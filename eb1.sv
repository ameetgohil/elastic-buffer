==> flow/design.v <==
module eb1 #(DWIDTH=32)
   (input wire[DWIDTH-1:0] t_data,
    input wire                t_valid,
    output wire               t_ready,
    output logic [DWIDTH-1:0] i_data,
    output logic              i_valid,
    input wire                i_ready,
    input wire                clk, rstf
    );
   wire                       dat_en;
   assign t_ready = i_ready | ~i_valid;
   assign dat_en = t_valid & t_ready;
   always @(posedge clk or negedge rstf) begin
      if(~rstf) begin
         i_data <= 0;
         i_valid <= 0;
      end
      else begin
         if(dat_en)
           i_data <= t_data;
         i_valid <= ~t_ready | t_valid;
      end  
   end  
endmodule  
From RTL to reports: eb1
What the tools print for eb1, step after step.
Line numbers count from 1 in the design file above.
The mark -- stands for no value.
- top module: eb1
- clock port: clk
- cell library: sky130hd
- corner: tt_025C_1v80

After elaboration
Counts by Yosys on the flattened word-level netlist (proc, flatten, opt, wreduce; memories kept). Register bits leave out memories and registers merged into their read ports (data or address); mux counts leave out enables and synchronous resets folded into registers. Print and check cells are left out. Cells with the same type and inputs are merged into one.
- bits of input ports at 36
- ROM bits: 0
- register bits after elaboration at 33
- memory cells: 0
- clocked read ports x word width: 0
- bits in writable memories: 0
- noted bits in latches: 0
- elaborated cells at 7
- noted div/mod/pow operators: 0
- muxes and demuxes: 0
- add/subtract/negate cells: 0
- noted shifts and indexed selects: 0
- noted equal/unequal tests: 0
- bitwise logic cells: 5
- order comparisons at 0
- noted reduce/logical cells: 0
- noted multipliers: 0
- operator list (operator ; number):
    1-bit OR ; 2
    1-bit inverter ; 2
    1-bit AND ; 1

Depth
Longest topological path by Yosys (ltp), each cell counted once; first at word level (registers and memories cut), then after technology mapping (sequential cells cut; the memories' decode and read muxes count).
- word-level depth at 4
- ABC_AREA at 1
- depth in mapped cells: 6
- depth with buffers taken out: 5

After synthesis
Source: synth_stat.txt of the flow (Yosys; design flattened, memories mapped). It holds for the ABC_AREA given above (unset counts as 0); a run with the other value may have another netlist.
Totals and module areas in this step are rounded.
- cell types (cell type ; number ; area in all (sq um)):
    sky130_fd_sc_hd__dfrtp_1 ; 33 ; 825.792
    sky130_fd_sc_hd__nand2_1 ; 55 ; 206.448
    sky130_fd_sc_hd__nand3_1 ; 32 ; 160.154
    sky130_fd_sc_hd__nand2_2 ; 10 ; 62.56
    sky130_fd_sc_hd__buf_4 ; 4 ; 30.029
    sky130_fd_sc_hd__buf_6 ; 2 ; 22.522
    sky130_fd_sc_hd__nand2_4 ; 2 ; 22.522
    sky130_fd_sc_hd__buf_2 ; 3 ; 15.014
    sky130_fd_sc_hd__buf_8 ; 1 ; 15.014
    sky130_fd_sc_hd__inv_1 ; 1 ; 3.754
    sky130_fd_sc_hd__inv_2 ; 1 ; 3.754
- noted mapped cells: 144
- synthesis area: 1400 sq um
- noted flip-flop cells: 33
- buffers at 10

Timing after synthesis
Path of least setup slack by OpenSTA after synthesis, without wires, with an ideal clock, recovery checks aside; 20% of the period is set as input and as output delay. Where synthesis merged equal registers, the netlist keeps one of their names.
- kind: reg2out
- start: register i_valid
- end: output t_ready
- buffers on the path at 1
- delay of the path at 708 ps
- noted stages on the path: 3
- noted arrival time: 708 ps
- time at the first pin at 0 ps
- clock period: 1590 ps
- noted required time: 1272 ps
- path slack at 564 ps
- noted synthesis period reached: 1026 ps
"delay of the path" is the arrival time less input delay plus setup time.
A path that ends at an output port has no setup time.
"stages on the path" counts driving pins, that of a launching flip-flop among them; a cell with two outputs on the path counts twice.
"synthesis period reached" = period - worst setup slack (recovery checks aside). The figure is calculated, with input and output delays left at 20% of the set period.
Between the ends stands the longest chain of elaborated cells between them, by number of cells; it is not shown to be the way that was timed. Of several equally long chains one is given.
Each line given opens the expression or statement behind the cell; cells for indexed reads and writes are added by Yosys, which also makes memories of some case tables.
- path through: sky130_fd_sc_hd__dfrtp_1 -> sky130_fd_sc_hd__nand2_4 -> sky130_fd_sc_hd__buf_4
- length of the longest elaborated chain at 2
- noted elaborated cells on any way between the ends: 2
- noted RTL lines with such cells: 1
- those cells by class: logic (2)
- ends and longest elaborated chain, after synthesis (item ; line ; RTL):
    from (decl) ; 6 ; output logic              i_valid,
    from (assign) ; 16 ; i_valid <= 0;
    from (assign) ; 21 ; i_valid <= ~t_ready | t_valid;
    1-bit inverter ; 11 ; assign t_ready = i_ready | ~i_valid;
    1-bit OR ; 11 ;
    to (decl) ; 4 ; output wire               t_ready,

Timing after layout
From the final timing report of record 1: the path of least setup slack in the routed layout; clock arrival at registers is part of the times.
The path's times are printed in steps of 10 ps; the period is the one set.
- kind: reg2out
- start: register i_valid
- end: output t_ready
- path slack at 350 ps
- noted arrival time: 930 ps
- buffers on the path at 1
- noted required time: 1280 ps
- clock period: 1600 ps
- noted stages on the path: 3
- time at the first pin at 330 ps
Between the ends stands the longest chain of elaborated cells between them, by number of cells; it is not shown to be the way that was timed. Of several equally long chains one is given.
- path through: sky130_fd_sc_hd__dfrtp_1 -> sky130_fd_sc_hd__nand2_4 -> sky130_fd_sc_hd__buf_6
- length of the longest elaborated chain at 2
- noted elaborated cells on any way between the ends: 2
- noted RTL lines with such cells: 1
- those cells by class: logic (2)
- ends and longest elaborated chain, after layout (item ; line ; RTL):
    from (decl) ; 6 ; output logic              i_valid,
    from (assign) ; 16 ; i_valid <= 0;
    from (assign) ; 21 ; i_valid <= ~t_ready | t_valid;
    1-bit inverter ; 11 ; assign t_ready = i_ready | ~i_valid;
    1-bit OR ; 11 ;
    to (decl) ; 4 ; output wire               t_ready,

--- measured runs ---
Settings and measured results of 2 stored flow runs for module eb1 (sky130hd), not sorted in any way. The constraints put input and output delay at 20% of the set period each and load the outputs with 0.01 pF.
By "achieved clock period" is meant the clock period of the run minus its worst setup slack. This is arithmetic on one report: input and output delays are still those of the set period (20% each).
"allowed time less slack (worst setup path)" means the part of the period allowed to the worst setup path (the constraints hold back 20% at inputs and 20% at outputs) less its slack; where the path has registers, the arrival times of their clocks count too.
"power consumption": no workload was simulated; the value follows from the tool's default switching activity.
"allowed time less slack (worst setup path)" is given in steps of 10 ps.
The measured numbers are rounded.

Record 1

==> flow/run.sh <==
#!/bin/bash
# the make line also repeats the synthesis and layout settings of config.mk as NAME=value (left out here)
make -C /OpenROAD-flow-scripts/flow DESIGN_CONFIG=/design/flow/config.mk WORK_HOME=/design/flow/orfs CLKGATE_MAP_FILE= finish
==> flow/config.mk <==
export PLATFORM = sky130hd
export DESIGN_NAME = eb1
export DESIGN_NICKNAME = eb1
export VERILOG_FILES = /design/flow/design.v
export SDC_FILE = /design/flow/constraint.sdc
export NUM_CORES = 4
export LEC_CHECK = 0
export ABC_AREA = 1
export CAP_MARGIN = 35
export CELL_PAD_IN_SITES_DETAIL_PLACEMENT = 0
export CORE_MARGIN = 8
export CORE_UTILIZATION = 55
export MIN_ROUTING_LAYER = met2
export PLACE_DENSITY_LB_ADDON = 0.14
export SETUP_SLACK_MARGIN = 0.48
export SLEW_MARGIN = 30
export TNS_END_PERCENT = 15
==> flow/constraint.sdc <==
create_clock -name core_clock -period 1.6 [get_ports {clk}]
set_input_delay 0.3200 -clock core_clock [delete_from_list [all_inputs] [get_ports {clk}]]
set_output_delay 0.3200 -clock core_clock [all_outputs]
set_load 0.01 [all_outputs]

Measured in record 1:
- achieved clock period at 1252 ps
- summed negative setup slack at 0 ps
- noted the allowed time less slack (worst setup path): 930 ps
- type of the worst setup path: reg2out
- standard-cell area after layout: 2100 sq um
- noted the Yosys chip area after synthesis: 1400 sq um
- noted the worst setup slack after layout: 350 ps
- post-route utilization: 0.87
- die size: 4300 sq um
- noted the power consumption: 2000 uW

Record 2

==> flow/run.sh <==
#!/bin/bash
# the make line also repeats the synthesis and layout settings of config.mk as NAME=value (left out here)
make -C /OpenROAD-flow-scripts/flow DESIGN_CONFIG=/design/flow/config.mk WORK_HOME=/design/flow/orfs CLKGATE_MAP_FILE= finish
==> flow/config.mk <==
export PLATFORM = sky130hd
export DESIGN_NAME = eb1
export DESIGN_NICKNAME = eb1
export VERILOG_FILES = /design/flow/design.v
export SDC_FILE = /design/flow/constraint.sdc
export NUM_CORES = 4
export LEC_CHECK = 0
export CAP_MARGIN = 25
export CELL_PAD_IN_SITES_GLOBAL_PLACEMENT = 2
export CORE_ASPECT_RATIO = 1.78
export CORE_MARGIN = 2
export CORE_UTILIZATION = 57
export MAX_ROUTING_LAYER = met4
export PLACE_DENSITY_LB_ADDON = 0.01
export SLEW_MARGIN = 20
export TNS_END_PERCENT = 5
==> flow/constraint.sdc <==
create_clock -name core_clock -period 0.872 [get_ports {clk}]
set_input_delay 0.1744 -clock core_clock [delete_from_list [all_inputs] [get_ports {clk}]]
set_output_delay 0.1744 -clock core_clock [all_outputs]
set_load 0.01 [all_outputs]

Record 2: not finished: placement ended with error FLW-0024.
--- end ---
